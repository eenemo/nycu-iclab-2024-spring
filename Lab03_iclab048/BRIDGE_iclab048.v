==> flow/design.v <==
module BRIDGE(
    clk,
    rst_n,
    in_valid,
    direction,
    addr_dram,
    addr_sd,
    out_valid,
    out_data,
    AR_VALID, AR_ADDR, R_READY, AW_VALID, AW_ADDR, W_VALID, W_DATA, B_READY,
	AR_READY, R_VALID, R_RESP, R_DATA, AW_READY, W_READY, B_VALID, B_RESP,
    MISO,
    MOSI
);
input clk, rst_n;
input in_valid;
input direction;
input [12:0] addr_dram;
input [15:0] addr_sd;
output reg out_valid;
output reg [7:0] out_data;
output reg [31:0] AW_ADDR;
output reg AW_VALID;
input AW_READY;
output reg W_VALID;
output reg [63:0] W_DATA;
input W_READY;
input B_VALID;
input [1:0] B_RESP;
output reg B_READY;
output reg [31:0] AR_ADDR;
output reg AR_VALID;
input AR_READY;
input [63:0] R_DATA;
input R_VALID;
input [1:0] R_RESP;
output reg R_READY;
input MISO;
output reg MOSI;
parameter IDLE = 0,         DIREC = 1,      WAIT = 2,      
          R_DRAM_AR = 3,    R_DRAM_R = 4,
          W_DRAM_AW = 5,    W_DRAM_W = 6,   W_DRAM_B = 7,
          R_SD_CRC7 = 8,    R_SD_COM = 9,   R_SD_RES = 10,  R_SD_DATA = 11,    R_SD_CRC16 = 12,
          W_SD_CRC7 = 13,   W_SD_COM = 14,  W_SD_RES = 15,  W_SD_CRC16 = 16,   W_SD_DATA = 17,  W_SD_DATA_RES =18,
          OUT = 19,         WAIT8 = 20    ;
parameter CMD24 = 6'd24,
          CMD17 = 6'd17;
parameter START_TOKEN = 8'hFE;
reg out_valid_w;
reg [7:0] out_data_w;
reg AW_VALID_w, W_VALID_w, B_READY_w, AR_VALID_w, R_READY_w;
reg [31:0] AW_ADDR_w, AR_ADDR_w;
reg [63:0] W_DATA_w;
reg MOSI_w;     
reg [4:0] state_cs, state_ns;
reg [4:0] next_state_cs, next_state_ns;
reg direction_r, direction_w;
reg [31:0] addr_dram_r, addr_dram_w;
reg [31:0] addr_sd_r, addr_sd_w;
reg [63:0] data_r, data_w;
reg [6:0] counter_r, counter_w;
reg [3:0] wait_counter_r, wait_counter_w;
reg [6:0] CRC7_data_r, CRC7_data_w;
reg [15:0] CRC16_data_r ,CRC16_data_w;
reg [15:0] SD_CRC16_data_r ,SD_CRC16_data_w;     
wire [47:0] r_sd_command_seq, w_sd_command_seq;
wire [87:0] w_sd_data_seq;
always @(*) begin
    next_state_ns = next_state_cs;
    case(state_cs)
        IDLE: state_ns = (in_valid) ? DIREC : IDLE;  
        DIREC: state_ns = (direction_r) ? R_SD_CRC7 : R_DRAM_AR;  
        WAIT: state_ns = (MISO == 0) ? next_state_cs : WAIT;  
        WAIT8: state_ns = (wait_counter_r == 0) ? next_state_cs : WAIT8;  
        R_DRAM_AR: state_ns = (AR_READY) ? R_DRAM_R : R_DRAM_AR;  
        R_DRAM_R: state_ns = (R_VALID && R_READY && R_RESP == 0) ? W_SD_CRC7 : R_DRAM_R;  
        W_DRAM_AW: state_ns = (AW_READY) ? W_DRAM_W : W_DRAM_AW;  
        W_DRAM_W: state_ns = (W_READY) ? W_DRAM_B : W_DRAM_W;  
        W_DRAM_B: begin  
            if(B_VALID && B_READY && B_RESP == 0) 
                state_ns = OUT;
            else if(B_VALID) 
                state_ns = W_DRAM_B;
            else 
                state_ns = W_DRAM_B;
        end
        R_SD_CRC7: state_ns = R_SD_COM;  
        R_SD_COM: begin 
            if(counter_r < 48) 
                state_ns = R_SD_COM;
            else begin
                state_ns = WAIT;
                next_state_ns = R_SD_RES;
            end            
        end
        R_SD_RES: begin 
            if(MISO == 0) begin
                state_ns = R_SD_RES;
            end
            else begin
                state_ns = WAIT;
                next_state_ns = R_SD_DATA;
            end       
        end
        R_SD_DATA: state_ns = (counter_r < 80) ? R_SD_DATA : R_SD_CRC16;  
        R_SD_CRC16: state_ns = W_DRAM_AW;  
        W_SD_CRC7: state_ns = W_SD_COM;  
        W_SD_COM: begin  
            if(counter_r < 48) 
                state_ns = W_SD_COM;
            else begin
                state_ns = WAIT;
                next_state_ns = W_SD_RES;
            end
        end
        W_SD_RES: state_ns = (MISO == 0) ? W_SD_RES : W_SD_CRC16; 
        W_SD_CRC16: begin 
            state_ns = WAIT8; 
            next_state_ns = W_SD_DATA;
        end
        W_SD_DATA: begin 
            if(counter_r < 88) 
                state_ns = W_SD_DATA;
            else begin
                state_ns = WAIT8;
                next_state_ns = W_SD_DATA_RES;
            end           
        end    
        W_SD_DATA_RES: state_ns = (MISO == 1) ? OUT : W_SD_DATA_RES;  
        OUT: state_ns = (counter_r == 8) ? IDLE : OUT;  
        default: state_ns = IDLE;
    endcase
end
always @(*) begin
    if(state_cs == IDLE && in_valid) begin
        direction_w = direction;
        addr_dram_w = addr_dram;
        addr_sd_w = addr_sd;        
    end
    else begin
        direction_w = direction_r;
        addr_dram_w = addr_dram_r;
        addr_sd_w = addr_sd_r;        
    end
end
always @(*) begin
    if(state_cs == OUT) begin
        out_valid_w = 1;
        case(counter_r)
            0: out_data_w = data_r[63:56];
            1: out_data_w = data_r[55:48];
            2: out_data_w = data_r[47:40];
            3: out_data_w = data_r[39:32];
            4: out_data_w = data_r[31:24];
            5: out_data_w = data_r[23:16];
            6: out_data_w = data_r[15:8];
            7: out_data_w = data_r[7:0];
            default: begin
                out_valid_w = 0;
                out_data_w = 0;
            end 
        endcase    
    end 
    else begin
        out_valid_w = 0;
        out_data_w = 0;
    end      
end
always @(*) begin
    if(state_cs == W_DRAM_AW) begin
        if(AW_READY && AW_VALID) begin
            AW_VALID_w = 0;
            AW_ADDR_w = 0;
        end
        else begin
            AW_VALID_w = 1;
            AW_ADDR_w = addr_dram_r;
        end 
    end
    else begin
        AW_VALID_w = 0;
        AW_ADDR_w = 0; 
    end
end
always @(*) begin
    if(state_cs == W_DRAM_W) begin
        if(W_READY && W_VALID) begin
            W_VALID_w = 0;
            W_DATA_w = 0;   
        end
        else begin
            W_VALID_w = 1;
            W_DATA_w = data_r;   
        end        
    end
    else begin
        W_VALID_w = 0;
        W_DATA_w = 0;   
    end
end
always @(*) begin
    if(state_cs == W_DRAM_B) begin
        if(B_VALID && B_READY && B_RESP == 0) 
            B_READY_w = 0;
        else if(B_VALID) 
            B_READY_w = 1;
        else 
            B_READY_w = 0;
    end
    else 
        B_READY_w = 0;
end
always @(*) begin
    if(state_cs == R_DRAM_AR) begin
        if(AR_READY && AR_VALID) begin
            AR_VALID_w = 0;
            AR_ADDR_w = 0;
        end
        else begin
            AR_VALID_w = 1;
            AR_ADDR_w = addr_dram_r;
        end 
    end
    else begin
        AR_VALID_w = 0;
        AR_ADDR_w = 0; 
    end
end
always @(*) begin
    if(state_cs == R_DRAM_R) begin
        if(R_VALID && R_READY && R_RESP == 0) 
            R_READY_w = 0;
        else 
            R_READY_w = 1;
    end
    else begin
        R_READY_w = 0;
    end
end
always @(*) begin
    if(state_cs == R_SD_CRC7) begin
        CRC7_data_w = CRC7({2'b01, CMD17, addr_sd_r});
    end
    else if(state_cs == W_SD_CRC7) begin
        CRC7_data_w = CRC7({2'b01, CMD24, addr_sd_r});
    end
    else begin
        CRC7_data_w = CRC7_data_r;
    end
end
always @(*) begin
    if(state_cs == W_SD_CRC16) begin
        CRC16_data_w = CRC16_CCITT(data_r);
    end
    else begin
        CRC16_data_w = CRC16_data_r;
    end
end
assign r_sd_command_seq = {2'b01, CMD17, addr_sd_r, CRC7_data_r, 1'b1};
assign w_sd_command_seq = {2'b01, CMD24, addr_sd_r, CRC7_data_r, 1'b1};
assign w_sd_data_seq = {START_TOKEN, data_r, CRC16_data_r};
always @(*) begin
    if(state_cs == R_SD_COM) begin
        if(counter_r < 48)begin
            MOSI_w = r_sd_command_seq[47-counter_r];
        end
        else 
            MOSI_w =1;
    end
    else if(state_cs == W_SD_COM) begin
        if(counter_r < 48) begin
            MOSI_w = w_sd_command_seq[47-counter_r];
        end
        else 
            MOSI_w =1;
    end
    else if(state_cs == W_SD_DATA) begin
        if(counter_r < 88) begin
            MOSI_w = w_sd_data_seq[87-counter_r];
        end
        else 
            MOSI_w =1;
    end
    else begin
        MOSI_w = 1;
    end
end
always @(*) begin
    data_w = data_r;
    if(state_cs == R_SD_DATA) begin
        if(counter_r < 64) 
            data_w[63-counter_r] = MISO;        
        else if(counter_r < 80)
            SD_CRC16_data_w[79-counter_r] = MISO; 
        else begin
            data_w = data_r;
            SD_CRC16_data_w = SD_CRC16_data_r;
        end  
    end
    else if(state_cs == R_DRAM_R) begin
        if(R_VALID && R_READY && R_RESP == 0) 
            data_w = R_DATA;
        else 
            data_w = data_r;
    end
    else begin
        data_w = data_r;
        SD_CRC16_data_w = SD_CRC16_data_r;
    end
end
always @(*) begin  
    if(state_cs == R_SD_COM || state_cs == W_SD_COM) begin
        if(counter_r < 48) begin
            counter_w = counter_r + 1;
        end
        else  begin
            counter_w = counter_r;
        end
    end
    else if(state_cs == R_SD_DATA || state_cs == W_SD_DATA) begin
        if(counter_r < 88) begin
            counter_w = counter_r + 1;
        end
        else  begin
            counter_w = counter_r;
        end        
    end
    else if(state_cs == OUT) begin
        if(counter_r < 8) begin
            counter_w = counter_r + 1;
        end
        else  begin
            counter_w = counter_r;
        end          
    end
    else begin
        counter_w = 0;
    end
end
always @(*) begin
    if(state_cs == W_SD_RES) begin
        wait_counter_w = 4;
    end
    else if(state_cs == W_SD_DATA) begin
        wait_counter_w = 8;
    end
    else if(state_cs == WAIT8) begin
        wait_counter_w = wait_counter_r - 1;
    end
    else begin
        wait_counter_w = wait_counter_r;
    end
end
always @(posedge clk, negedge rst_n) begin
    if(!rst_n) begin
        state_cs <= 0;
        next_state_cs <= 0;
        direction_r <= 0;
        addr_dram_r <= 0;
        addr_sd_r <= 0;
        data_r <= 0;
        counter_r <= 0;
        wait_counter_r <= 0;
        CRC7_data_r <= 0;
        CRC16_data_r <= 0;
        SD_CRC16_data_r <= 0;
    end
    else begin
        state_cs <= state_ns;
        next_state_cs <= next_state_ns;
        direction_r <= direction_w;
        addr_dram_r <= addr_dram_w;
        addr_sd_r <= addr_sd_w;
        data_r <= data_w;
        counter_r <= counter_w;
        wait_counter_r <= wait_counter_w;
        CRC7_data_r <= CRC7_data_w;
        CRC16_data_r <= CRC16_data_w;
        SD_CRC16_data_r <= SD_CRC16_data_w;
    end
end
always @(posedge clk, negedge rst_n) begin
    if(!rst_n) begin
        out_valid <= 0;
        out_data <= 0;
        AW_ADDR <= 0;
        AW_VALID <= 0;
        W_VALID <= 0;
        W_DATA <= 0;
        B_READY <= 0;
        AR_ADDR <= 0;
        AR_VALID <= 0;
        R_READY <= 0;
        MOSI <= 1;
    end
    else begin
        out_valid <= out_valid_w;
        out_data <= out_data_w;
        AW_ADDR <= AW_ADDR_w;
        AW_VALID <= AW_VALID_w;
        W_VALID <= W_VALID_w;
        W_DATA <= W_DATA_w;
        B_READY <= B_READY_w;
        AR_ADDR <= AR_ADDR_w;
        AR_VALID <= AR_VALID_w;
        R_READY <= R_READY_w;
        MOSI <= MOSI_w;        
    end
end
function automatic [6:0] CRC7;   
    input [39:0] data;   
    reg [6:0] crc;
    integer i;
    reg data_in, data_out;
    parameter polynomial = 7'h9;   
    begin
        crc = 7'd0;
        for (i = 0; i < 40; i = i + 1) begin
            data_in = data[39-i];
            data_out = crc[6];
            crc = crc << 1;   
            if (data_in ^ data_out) begin
                crc = crc ^ polynomial;
            end
        end
        CRC7 = crc;
    end
endfunction
function automatic [15:0] CRC16_CCITT;
    input [63:0] data;   
    reg [15:0] crc;
    integer i;
    reg data_in, data_out;
    parameter polynomial = 16'h1021;   
    begin
        crc = 16'd0;
        for (i = 0; i < 64; i = i + 1) begin
            data_in = data[63-i];
            data_out = crc[15];
            crc = crc << 1;   
            if (data_in ^ data_out) begin
                crc = crc ^ polynomial;
            end
        end
        CRC16_CCITT = crc;
    end
endfunction
endmodule
[Step by step through the tools: BRIDGE]
The steps from the RTL of BRIDGE to its reports follow in flow order.
Line numbers count from 1 in the design file above.
Cell names lack the library's common part.
The mark n/a stands for no value.
Set-up
  top: BRIDGE
  clock input: clk
  standard-cell library: sky130hd
  timing corner: tt_025C_1v80

[Word level]
Yosys after proc, flatten, opt, wreduce and memory -nomap, before mapping. Memory bits, and registers merged into a memory's read port (data or address), are not among the register bits. Print and check cells are not counted. Equal cells are merged and count once.
Storage and ports
  bits in registers: 243
  bits of input ports: 107
  output and inout port bits: 143
  elaborated cells: 723
Cells by class
  $add $sub $neg: 6
  $lt $le $gt $ge: 5
  equal/unequal tests: 36
  shift-type cells: 5
  muxes and demuxes: 387
  bitwise logic cells: 239
  reductions and logical operators: 24
Operators with widths (count)
  16-bit 2-to-1 mux: 63
  13-bit 2-to-1 mux: 68
  7-bit 2-to-1 mux: 125
  64-bit 2-to-1 mux: 6
  4-bit 2-to-1 mux: 86
  3-bit NOT: 63
  2-bit NOT: 78
  5-bit case mux with 21-bit select: 1
  48-bit by 8-bit indexed select with 1-bit output: 2
  1-bit bitwise XOR: 95
  88-bit by 8-bit indexed select with 1-bit output: 1
  1-bit by 33-bit variable shift with 64-bit output: 1
  1-bit by 33-bit variable shift with 64-bit output (first input constant): 1
  64-bit AND: 1
  64-bit bitwise OR: 1
  64-bit NOT: 1
  8-bit case mux with 8-bit select: 1
  5-bit 2-to-1 mux: 9
  5-bit by 4-bit == test with 1-bit output (second input constant): 8
  32-bit negation with 33-bit output: 1
  7-bit by 3-bit == test with 1-bit output (second input constant): 4
  5-bit == test (second input constant): 5
  5-bit case mux with 5-bit select: 1
  1-bit 2-to-1 mux: 22
  7-bit less-than comparator (second input constant): 3
  5-bit by 3-bit == test with 1-bit output (second input constant): 4
  6-bit by 7-bit subtractor with 8-bit output (first input constant): 2
  7-bit by 2-bit == test with 1-bit output (second input constant): 2
Other operator kinds: 28; their cells: 47.

[Logic depth]
Depth = most cells in a row (Yosys ltp): at word level without a register or memory, in the mapped netlist without a sequential cell, where the memories' decode and read muxes count.
Logic depth
  word-level depth: 190
  ABC_AREA: 1
  depth in mapped cells: 35
  mapped depth without buffers: 34

[After synthesis]
Source: synth_stat.txt of the flow (Yosys; design flattened, memories mapped). It holds for the ABC_AREA given above (unset counts as 0); a run with the other value may have another netlist.
Cell types
  dfrtp_1: count 242, area in all 6.06E+03 µm²
  nand2_1: count 480, area in all 1.8E+03 µm²
  nand3_1: count 194, area in all 970.931 µm²
  inv_1: count 255, area in all 957.168 µm²
  nor2_1: count 231, area in all 867.082 µm²
  a21oi_1: count 151, area in all 755.725 µm²
  a22oi_1: count 64, area in all 480.461 µm²
  o211ai_1: count 63, area in all 472.954 µm²
  o21ai_0: count 83, area in all 415.398 µm²
  nand2_2: count 63, area in all 394.128 µm²
  nand2_4: count 31, area in all 349.085 µm²
  buf_4: count 39, area in all 292.781 µm²
  ha_1: count 23, area in all 287.776 µm²
  xor2_1: count 32, area in all 280.269 µm²
  clkbuf_1: count 71, area in all 266.506 µm²
  nand3_2: count 22, area in all 220.211 µm²
  o22ai_1: count 33, area in all 206.448 µm²
  xnor2_1: count 18, area in all 157.651 µm²
Not listed: further types 36, cells in them 150.
Synthesis totals
  cell count: 2245
  chip area (Yosys): 16293.1 µm²
  area of sequential cells: 6082.1 µm²
  flip-flops: 243
  buffers: 120

[Worst setup path after synthesis]
Source: OpenSTA report_checks on the synthesized netlist (no wires, ideal clock, input and output delay 20% of the period each), path of least setup slack; recovery checks are left aside. Register names are those of the netlist, which keeps one name where synthesis merged equal registers.
Timing post-synthesis
  path kind: flip-flop to flip-flop
  start: register counter_r[0]
  end: register data_r[34]
  period: 4.36 ns
  setup time: 0.139 ns
  launch time at the first pin: 0.000 ns
  data arrival time: 3.203 ns
  required time: 4.221 ns
  path slack: 1.019 ns
  delay of the path: 3.342 ns
  stages: 25
  buffers on the path: 1
  synthesis period reached: 3.341 ns
"delay of the path" = arrival - input delay + setup time.
"stages": output pins that drive a net of the path, with the launching flip-flop's if there is one; two outputs of one cell count as two.
"synthesis period reached" is the clock period less the worst setup slack; recovery checks do not enter. This is arithmetic on one report: input and output delays are still those of the set period (20% each).
The rows between start and end are the longest chain of elaborated cells between them; the timing report does not say that the signal goes this way. Where chains are equally long, one stands for them.
Each line given opens the expression or statement behind the cell; cells for indexed reads and writes are added by Yosys, which also makes memories of some case tables.
Between the ends, post-synthesis
  cell sequence: dfrtp_1 clkbuf_1 inv_1 nor2_1 inv_1 nor2_1 inv_1 nor2_1 inv_1 nor2_1 ha_1 nor4_1 nand4_1 a21oi_1 o211ai_1 nor2_1 inv_1 nor2_1 inv_1 nor2_1 nand3_1 nor2_1 nand2_1 o211ai_1 a22oi_1
  cells in the longest elaborated chain: 8
  elaborated cells between the ends (all ways): 12
  RTL lines with such cells: 3
  classes of those cells: 2 x add/sub; 1 x compare; 1 x eq/ne; 2 x shift; 2 x mux; 3 x logic; 1 x reduce/logical
Ends and longest elaborated chain, post-synthesis
  from (decl): line 61  | reg [6:0] counter_r, counter_w;
  from (assign): line 362  | counter_r <= 0;
  from (assign): line 375  | counter_r <= counter_w;
  6-bit by 7-bit subtractor with 8-bit output: line 292  | data_w[63-counter_r] = MISO;
  32-bit negation with 33-bit output: line 292
  1-bit by 33-bit variable shift with 64-bit output: line 292
  64-bit NOT: line 292
  64-bit AND: line 292
  64-bit bitwise OR: line 292
  64-bit 2-to-1 mux: line 291  | if(counter_r < 64)
  64-bit 2-to-1 mux: line 290  | if(state_cs == R_SD_DATA) begin
  to (assign): line 361  | data_r <= 0;
  to (assign): line 374  | data_r <= data_w;
  to (decl): line 60  | reg [63:0] data_r, data_w;

[Timing after layout]
From the final timing report of run 1: the path of least setup slack in the routed layout; clock arrival at registers is part of the times.
Timing after layout
  path kind: flip-flop to flip-flop
  start: register counter_r[1]
  end: register data_r[46]
  period: 7.23 ns
  setup time: 0.15 ns
  launch time at the first pin: 0.53 ns
  data arrival time: 5.36 ns
  required time: 7.63 ns
  path slack: 2.27 ns
  stages: 23
  buffers on the path: 1
The rows between start and end are the longest chain of elaborated cells between them; the timing report does not say that the signal goes this way. Where chains are equally long, one stands for them.
Between the ends, after layout
  cell sequence: dfrtp_1 buf_4 nand2_1 nor2_1 inv_1 nor2_1 inv_1 nor2_1 inv_1 nor2_1 ha_1 nor4_1 nand4_1 a21oi_1 o211ai_1 nor2_1 inv_1 nor2_1 inv_1 nor3_1 nand3_1 o211ai_1 a22oi_1
  cells in the longest elaborated chain: 8
  elaborated cells between the ends (all ways): 12
  RTL lines with such cells: 3
  classes of those cells: 2 x add/sub; 1 x compare; 1 x eq/ne; 2 x shift; 2 x mux; 3 x logic; 1 x reduce/logical
Ends and longest elaborated chain, after layout
  from (decl): line 61  | reg [6:0] counter_r, counter_w;
  from (assign): line 362  | counter_r <= 0;
  from (assign): line 375  | counter_r <= counter_w;
  6-bit by 7-bit subtractor with 8-bit output: line 292  | data_w[63-counter_r] = MISO;
  32-bit negation with 33-bit output: line 292
  1-bit by 33-bit variable shift with 64-bit output: line 292
  64-bit NOT: line 292
  64-bit AND: line 292
  64-bit bitwise OR: line 292
  64-bit 2-to-1 mux: line 291  | if(counter_r < 64)
  64-bit 2-to-1 mux: line 290  | if(state_cs == R_SD_DATA) begin
  to (assign): line 361  | data_r <= 0;
  to (assign): line 374  | data_r <= data_w;
  to (decl): line 60  | reg [63:0] data_r, data_w;

--- measured runs ---
Record of 2 stored runs of the RTL-to-layout flow on BRIDGE, platform sky130hd. The runs are unordered. Constraints: input delay and output delay 20% of the set period each, output load 0.01 pF.
"achieved clock period": clock period set for the run, less the worst setup slack. It is reckoned from that one timing run; input and output delays stay at 20% of the period that was set.
"worst setup path time" means the part of the period allowed to the worst setup path (the constraints hold back 20% at inputs and 20% at outputs) less its slack; where the path has registers, the arrival times of their clocks count too.

Run 1
==> flow/run.sh <==
#!/bin/bash
# the make line also repeats the synthesis and layout settings of config.mk as NAME=value (left out here)
make -C /OpenROAD-flow-scripts/flow DESIGN_CONFIG=/design/flow/config.mk WORK_HOME=/design/flow/orfs CLKGATE_MAP_FILE= finish
==> flow/config.mk <==
export PLATFORM = sky130hd
export DESIGN_NAME = BRIDGE
export DESIGN_NICKNAME = BRIDGE
export VERILOG_FILES = /design/flow/design.v
export SDC_FILE = /design/flow/constraint.sdc
export NUM_CORES = 4
export LEC_CHECK = 0
export ABC_AREA = 1
export CAP_MARGIN = 15
export CELL_PAD_IN_SITES_DETAIL_PLACEMENT = 0
export CORE_MARGIN = 8
export CORE_UTILIZATION = 64
export CTS_CLUSTER_DIAMETER = 232
export MAX_ROUTING_LAYER = met5
export MIN_ROUTING_LAYER = met1
export PLACE_DENSITY_LB_ADDON = 0.19
export SETUP_SLACK_MARGIN = -0.21
export SLEW_MARGIN = 20
==> flow/constraint.sdc <==
create_clock -name core_clock -period 7.23 [get_ports {clk}]
set_input_delay 1.4460 -clock core_clock [delete_from_list [all_inputs] [get_ports {clk}]]
set_output_delay 1.4460 -clock core_clock [all_outputs]
set_load 0.01 [all_outputs]

==> results of run 1 <==
chip area after synthesis (Yosys): 16293.1 µm²
die area: 30819.6 µm²
standard-cell area of the final layout: 19478.7 µm²
worst setup slack after layout: 2.269 ns
achieved clock period: 4.961 ns
worst setup path time: 4.96 ns
worst setup path kind: flip-flop to flip-flop

Run 2
==> flow/run.sh <==
#!/bin/bash
# the make line also repeats the synthesis and layout settings of config.mk as NAME=value (left out here)
make -C /OpenROAD-flow-scripts/flow DESIGN_CONFIG=/design/flow/config.mk WORK_HOME=/design/flow/orfs CLKGATE_MAP_FILE= finish
==> flow/config.mk <==
export PLATFORM = sky130hd
export DESIGN_NAME = BRIDGE
export DESIGN_NICKNAME = BRIDGE
export VERILOG_FILES = /design/flow/design.v
export SDC_FILE = /design/flow/constraint.sdc
export NUM_CORES = 4
export LEC_CHECK = 0
export CAP_MARGIN = 20
export CORE_ASPECT_RATIO = 0.54
export CORE_MARGIN = 2
export CORE_UTILIZATION = 71
export CTS_CLUSTER_SIZE = 60
export MIN_ROUTING_LAYER = met2
export SLEW_MARGIN = 20
==> flow/constraint.sdc <==
create_clock -name core_clock -period 4.84 [get_ports {clk}]
set_input_delay 0.9680 -clock core_clock [delete_from_list [all_inputs] [get_ports {clk}]]
set_output_delay 0.9680 -clock core_clock [all_outputs]
set_load 0.01 [all_outputs]

==> results of run 2 <==
did not finish, routing stopped with GRT-0116
--- end ---
