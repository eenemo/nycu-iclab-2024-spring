==> flow/design.v <==
module CLK_1_MODULE (
    clk,
    rst_n,
    in_valid,
	in_matrix_A,
    in_matrix_B,
    out_idle,
    handshake_sready,
    handshake_din,
    flag_handshake_to_clk1,
    flag_clk1_to_handshake,
	fifo_empty,
    fifo_rdata,
    fifo_rinc,
    out_valid,
    out_matrix,
    flag_clk1_to_fifo,
    flag_fifo_to_clk1
);
input clk;
input rst_n;
input in_valid;
input [3:0] in_matrix_A;
input [3:0] in_matrix_B;
input out_idle;
output reg handshake_sready;
output reg [7:0] handshake_din;
input  flag_handshake_to_clk1;
output flag_clk1_to_handshake;
input fifo_empty;
input [7:0] fifo_rdata;
output wire fifo_rinc;
output reg out_valid;
output reg [7:0] out_matrix;
output flag_clk1_to_fifo;
input flag_fifo_to_clk1;
integer i;
parameter IDLE = 0, SEND = 1, WAIT_NB = 2;
reg [3:0] in_cnt_r, in_cnt_w;
reg [3:0] hand_cnt_r, hand_cnt_w;
reg [3:0] matrix_A_r [0:15]; 
reg [3:0] matrix_A_w [0:15]; 
reg [3:0] matrix_B_r [0:15]; 
reg [3:0] matrix_B_w [0:15]; 
reg [7:0] out_cnt_r, out_cnt_w;
reg out_valid_w;
reg rinc_shift2_r;
reg [1:0] state_cs, state_ns;
reg handshake_sready_w;
reg [7:0] handshake_din_w;
always @(*) begin
    case(state_cs)
    IDLE: begin
        if(in_valid)    state_ns = SEND;
        else            state_ns = IDLE;
    end
    SEND: begin
        if(out_idle) state_ns = WAIT_NB;
        else         state_ns = SEND; 
    end
    WAIT_NB: begin
        if(!out_idle && hand_cnt_r!=0)   state_ns = SEND;
        else if((&out_cnt_r))            state_ns = IDLE;
        else                             state_ns = WAIT_NB;
    end
    default: state_ns = IDLE;
    endcase
end
always @(posedge clk, negedge rst_n) begin
    if(!rst_n) begin
        state_cs <= 0;
    end
    else begin
        state_cs <= state_ns;
    end
end 
always @(*) begin
    if(in_valid) begin
        in_cnt_w = in_cnt_r + 1;
    end
    else begin
        in_cnt_w = in_cnt_r;
    end
end
always @(*) begin
    for(i=0; i<16; i=i+1) begin
        if(in_cnt_r == i && in_valid) begin
            matrix_A_w[i] = in_matrix_A;
        end
        else begin
            matrix_A_w[i] = matrix_A_r[i];
        end
    end
end
always @(*) begin
    for(i=0; i<16; i=i+1) begin
        if(in_cnt_r == i && in_valid) begin
            matrix_B_w[i] = in_matrix_B;
        end
        else begin
            matrix_B_w[i] = matrix_B_r[i];
        end
    end
end
always @(*) begin
    if(state_cs == SEND && out_idle) begin
        hand_cnt_w = hand_cnt_r + 1;
    end
    else begin
        hand_cnt_w = hand_cnt_r;
    end
end
always @(*) begin
    if(state_cs == SEND && out_idle) begin
        handshake_sready_w = 1;
        handshake_din_w = {matrix_A_r[hand_cnt_r], matrix_B_r[hand_cnt_r]};
    end
    else begin
        handshake_sready_w = 0;
        handshake_din_w = handshake_din;
    end
end
always @(posedge clk, negedge rst_n) begin
    if(!rst_n) begin
        in_cnt_r <= 0;
        hand_cnt_r <= 0;
        for(i=0; i<16; i=i+1) matrix_A_r[i] <= 0;
        for(i=0; i<16; i=i+1) matrix_B_r[i] <= 0;
        handshake_sready <= 0;
        handshake_din <= 0;
    end
    else begin
        in_cnt_r <= in_cnt_w;
        hand_cnt_r <= hand_cnt_w;
        for(i=0; i<16; i=i+1) matrix_A_r[i] <= matrix_A_w[i];
        for(i=0; i<16; i=i+1) matrix_B_r[i] <= matrix_B_w[i];
        handshake_sready <= handshake_sready_w;
        handshake_din <= handshake_din_w;
    end
end
assign fifo_rinc = (state_cs != IDLE && !in_valid && !fifo_empty) ? 1 : 0;
always @(*) begin
    if(rinc_shift2_r) begin
        out_cnt_w = out_cnt_r + 1;
    end
    else begin
        out_cnt_w = out_cnt_r;
    end
end
always @(*) begin
    if(rinc_shift2_r) begin
        out_matrix = fifo_rdata;
    end
    else begin
        out_matrix = 0;
    end
end
always @(*) begin
    if(flag_fifo_to_clk1) begin
        out_valid_w = 1;
    end
    else begin
        out_valid_w = 0;
    end
end
always @(posedge clk, negedge rst_n) begin
    if(!rst_n) begin
        out_cnt_r <= 0;
        out_valid <= 0;
        rinc_shift2_r <= 0;
    end
    else begin
        out_cnt_r <= out_cnt_w;
        out_valid <= out_valid_w;
        rinc_shift2_r <= flag_fifo_to_clk1;
    end
end
endmodule
module CLK_2_MODULE (
    clk,
    rst_n,
    in_valid,
    fifo_full,
    in_matrix,
    out_valid,
    out_matrix,
    busy,
    flag_handshake_to_clk2,
    flag_clk2_to_handshake,
    flag_fifo_to_clk2,
    flag_clk2_to_fifo
);
input clk;
input rst_n;
input in_valid;
input fifo_full;
input [7:0] in_matrix;
output reg out_valid;
output reg [7:0] out_matrix;
output wire busy;
input  flag_handshake_to_clk2;
output flag_clk2_to_handshake;
input  flag_fifo_to_clk2;
output flag_clk2_to_fifo;
integer i;
reg [3:0] cal_A_r [0:15]; 
reg [3:0] cal_A_w [0:15]; 
reg [3:0] cal_B_r [0:15]; 
reg [3:0] cal_B_w [0:15]; 
reg [3:0] rec_cnt_r, rec_cnt_w;
reg store_flag_r, store_flag_w;
reg [3:0] A_cnt_r, A_cnt_w;
reg [3:0] B_cnt_r, B_cnt_w;
reg in_valid_shift_r;
assign busy = 0;
always @(*) begin
    if((&rec_cnt_r) && in_valid) begin
        store_flag_w = 1;
    end
    else if((&A_cnt_r) && (&B_cnt_r) && (!fifo_full)) begin
        store_flag_w = 0;
    end
    else begin
        store_flag_w = store_flag_r;
    end
end
always @(*) begin
    for(i=0; i<16; i=i+1) begin
        if(rec_cnt_r == i && in_valid) begin
            cal_A_w[i] = in_matrix[7:4];
        end
        else begin
            cal_A_w[i] = cal_A_r[i];
        end
    end
end
always @(*) begin
    for(i=0; i<16; i=i+1) begin
        if(rec_cnt_r == i && in_valid) begin
            cal_B_w[i] = in_matrix[3:0];
        end
        else begin
            cal_B_w[i] = cal_B_r[i];
        end
    end
end
always @(*) begin
    if(in_valid) begin
        rec_cnt_w = rec_cnt_r + 1;
    end
    else begin
        rec_cnt_w = rec_cnt_r;
    end
end
always @(*) begin
    if(((!store_flag_r && in_valid_shift_r) || store_flag_r ) && (!fifo_full)) begin
        out_valid = 1;
        B_cnt_w = B_cnt_r + 1;
    end
    else begin
        B_cnt_w = B_cnt_r;
        out_valid = 0;
    end
end
always @(*) begin
    if(store_flag_r && !fifo_full && (&B_cnt_r)) begin
        A_cnt_w = A_cnt_r + 1;
    end
    else begin
        A_cnt_w = A_cnt_r;
    end
end
always @(*) begin
    out_matrix = cal_A_r[A_cnt_r] * cal_B_r[B_cnt_r];
end
always @(posedge clk, negedge rst_n) begin
    if(!rst_n) begin
        for(i=0; i<16; i=i+1) cal_A_r[i] <= 0;
        for(i=0; i<16; i=i+1) cal_B_r[i] <= 0;
        rec_cnt_r <= 0;
        store_flag_r <= 0;
        in_valid_shift_r <= 0;
        A_cnt_r <= 0;
        B_cnt_r <= 0;
    end
    else begin
        for(i=0; i<16; i=i+1) cal_A_r[i] <= cal_A_w[i];
        for(i=0; i<16; i=i+1) cal_B_r[i] <= cal_B_w[i];
        rec_cnt_r <= rec_cnt_w;
        store_flag_r <= store_flag_w;
        in_valid_shift_r <= in_valid;
        A_cnt_r <= A_cnt_w;
        B_cnt_r <= B_cnt_w;
    end
end
endmodule
## Step by step through the tools: CLK_2_MODULE

Tool output for the design above, in the order of the flow.
Lines are those of the file above, counted from 1.
Library cell names are shortened.
Not given: --

- Top module: CLK_2_MODULE
- Clock: clk
- Cell library: sky130hd
- Library corner: tt_025C_1v80

## After elaboration

Source: Yosys, flattened and elaborated. Widths are those after wreduce. Registers that Yosys merges into a memory's read port (data or address) are not register bits. Print and check cells do not count. Equal cells are merged and count once.

- Cells after elaboration: 124
- Register bits after elaboration: 142
- Bits of input ports: 14

- Reductions and logical operators: 33
- Multiplexer cells: 5
- Equality and inequality tests: 45
- Add/sub/neg operators: 3
- Multipliers: 1

Operator list:

| kind | number |
|---|---|
| 4-bit parallel mux with 16-bit select | 2 |
| 4-bit == test (second input constant) | 24 |
| 4-bit by 3-bit == test with 1-bit output (second input constant) | 12 |
| 4-bit by 4-bit multiplier with 8-bit output | 1 |
| 4-bit by 2-bit == test with 1-bit output (second input constant) | 6 |
| 1-bit logical AND | 23 |
| 4-bit by 1-bit adder with 4-bit output (second input constant) | 3 |
| 4-bit by 1-bit == test with 1-bit output (second input constant) | 3 |
| 4-bit logical NOT | 3 |
| 4-bit AND reduction | 3 |
| 1-bit two-way mux | 3 |
| 1-bit logical NOT | 2 |
| 2-bit nonzero test | 1 |
| 1-bit logical OR | 1 |

## Depth

Depth = most cells in a row (Yosys ltp): at word level without a register or memory, in the mapped netlist without a sequential cell, where the memories' decode and read muxes count.

- Word-level depth: 5
- ABC_AREA: 0
- Depth in mapped cells: 19
- Mapped depth without buffers: 17

## Netlist

Yosys stat after the flow's synthesis: flattened, memories mapped to cells. It holds for the ABC_AREA given above (unset counts as 0); a run with the other value may have another netlist.

- Mapped cells: 568
- Mapped area: 7060.5 um^2
- Flip-flops: 142
- Sequential part of the area: 3553.4 um^2

Cells by type:

| cell | number | total area (um^2) |
|---|---|---|
| dfrtp_1 | 142 | 3.55E+03 |
| mux2_2 | 130 | 1.46E+03 |
| ha_1 | 24 | 300.288 |
| a22oi_1 | 30 | 225.216 |
| nand2_1 | 35 | 131.376 |
| xnor2_1 | 12 | 105.101 |
| buf_2 | 17 | 85.082 |
| fa_1 | 4 | 80.077 |
| a21oi_1 | 15 | 75.072 |
| a222oi_1 | 6 | 60.058 |
| inv_1 | 16 | 60.058 |
| mux2i_1 | 6 | 60.058 |
| and2_1 | 9 | 56.304 |
| clkbuf_1 | 15 | 56.304 |
| a221oi_1 | 6 | 52.55 |
| and3_1 | 8 | 50.048 |
| o21ai_0 | 10 | 50.048 |
| nor2_1 | 13 | 48.797 |

Not listed: further types 38, cells in them 70.

## Timing after synthesis

Path of least setup slack by OpenSTA after synthesis, without wires, with an ideal clock, recovery checks aside; 20% of the period is set as input and as output delay. Where synthesis merged equal registers, the netlist keeps one of their names.

- Path kind: reg-to-output
- Start point: register B_cnt_r[1]
- End point: output port out_matrix[7]
- External output delay: 1.144 ns
- Data arrival time: 3.909 ns
- Buffers on the path: 1
- Slack: 0.667 ns
- Time at the first pin: 0.000 ns
- Period: 5.72 ns
- Driving pins on the path: 18
- Path delay: 3.909 ns
- Period reached after synthesis: 5.053 ns

"path delay" is the arrival time less input delay plus setup time.
A path that ends at an output port has no setup time.
"driving pins on the path" counts driving pins, that of a launching flip-flop among them; a cell with two outputs on the path counts twice.
"period reached after synthesis" is the clock period less the worst setup slack; recovery checks do not enter. This is arithmetic on one report: input and output delays are still those of the set period (20% each).
The rows between start and end are the longest chain of elaborated cells between them; the timing report does not say that the signal goes this way. Where chains are equally long, one stands for them.
Each line given opens the expression or statement behind the cell; cells for indexed reads and writes are added by Yosys, which also makes memories of some case tables.

- Path through: dfrtp_1 > inv_1 > ha_1 > buf_6 > or3_4 > or3_4 > nor2_1 > a211oi_2 > nand3_1 > fa_1 > fa_1 > inv_1 > ha_1 > a21o_1 > a21oi_1 > o21bai_1 > a21oi_1 > xnor2_1
- Length of the longest elaborated chain: 3
- Elaborated cells between the ends (all ways): 18
- RTL lines with such cells: 1

RTL lines, path post-synthesis:

| item | line | source |
|---|---|---|
| from (decl) | 213 | `reg [3:0] B_cnt_r, B_cnt_w;` |
| from (assign) | 284 | `B_cnt_r <= 0;` |
| from (assign) | 293 | `B_cnt_r <= B_cnt_w;` |
| 4-bit == test | 274 | `out_matrix = cal_A_r[A_cnt_r] * cal_B_r[B_cnt_r];` |
| 4-bit parallel mux with 16-bit select | 274 |  |
| 4-bit by 4-bit multiplier with 8-bit output | 274 |  |
| to (decl) | 199 | `output reg [7:0] out_matrix;` |

## Timing after layout

Path of least setup slack in the final report of flow run A (OpenROAD, finished layout, wires in). Where an end is a register, its clock arrival counts in the times.

- Path kind: reg-to-output
- Start point: register A_cnt_r[1]
- End point: output port out_matrix[7]
- Data arrival time: 4.48 ns
- Buffers on the path: 2
- Slack: -1.67 ns
- Driving pins on the path: 17
- Period: 3.52 ns
- External output delay: 0.70 ns
- Time at the first pin: 0.42 ns

The rows between start and end are the longest chain of elaborated cells between them; the timing report does not say that the signal goes this way. Where chains are equally long, one stands for them.

- Path through: dfrtp_1 > buf_4 > ha_4 > or3_4 > a221o_1 > o211ai_1 > nand3_1 > fa_1 > fa_1 > inv_1 > ha_1 > a21o_1 > a21oi_2 > o21bai_1 > a21oi_2 > xnor2_1 > buf_2
- Length of the longest elaborated chain: 3
- Elaborated cells between the ends (all ways): 18
- RTL lines with such cells: 1

RTL lines, path after layout:

| item | line | source |
|---|---|---|
| from (decl) | 212 | `reg [3:0] A_cnt_r, A_cnt_w;` |
| from (assign) | 283 | `A_cnt_r <= 0;` |
| from (assign) | 292 | `A_cnt_r <= A_cnt_w;` |
| 4-bit == test | 274 | `out_matrix = cal_A_r[A_cnt_r] * cal_B_r[B_cnt_r];` |
| 4-bit parallel mux with 16-bit select | 274 |  |
| 4-bit by 4-bit multiplier with 8-bit output | 274 |  |
| to (decl) | 199 | `output reg [7:0] out_matrix;` |

--- measured runs ---
2 stored runs of CLK_2_MODULE in the flow (synthesis by Yosys, layout by OpenROAD, sky130hd cells), in arbitrary order. Constraints: input delay and output delay 20% of the set period each, output load 0.01 pF.
By "power" is meant OpenSTA's value without simulated activity: inputs other than the clock are taken to toggle once in ten clock periods, and the tool carries that through the logic.
A setting shown as . is not set for that run.

| name | flow run A | flow run B |
|---|---|---|
| period_ns | 3.52 | 5.77 |
| CAP_MARGIN | 20 | 25 |
| CORE_MARGIN | 2 | 8 |
| CORE_UTILIZATION | 40 | 49 |
| SLEW_MARGIN | 20 | 20 |
| PLACE_DENSITY_LB_ADDON | . | 0.25 |
| CORE_ASPECT_RATIO | . | 1.61 |
| CTS_CLUSTER_SIZE | . | 32 |
| CTS_CLUSTER_DIAMETER | . | 106 |
| chip area after synthesis (Yosys) (um^2) | 7060.5 | 7060.5 |
| area of the die (um^2) | 18730.7 | 18615.9 |
| standard-cell area after layout (um^2) | 8923.6 | 8433.1 |
| worst slack on setup checks (ns) | -1.666 | 0.160 |
| sum of negative setup slack (ns) | -8.019 | 0.000 |
| power (mW) | 11.005 | 6.060 |
--- end ---
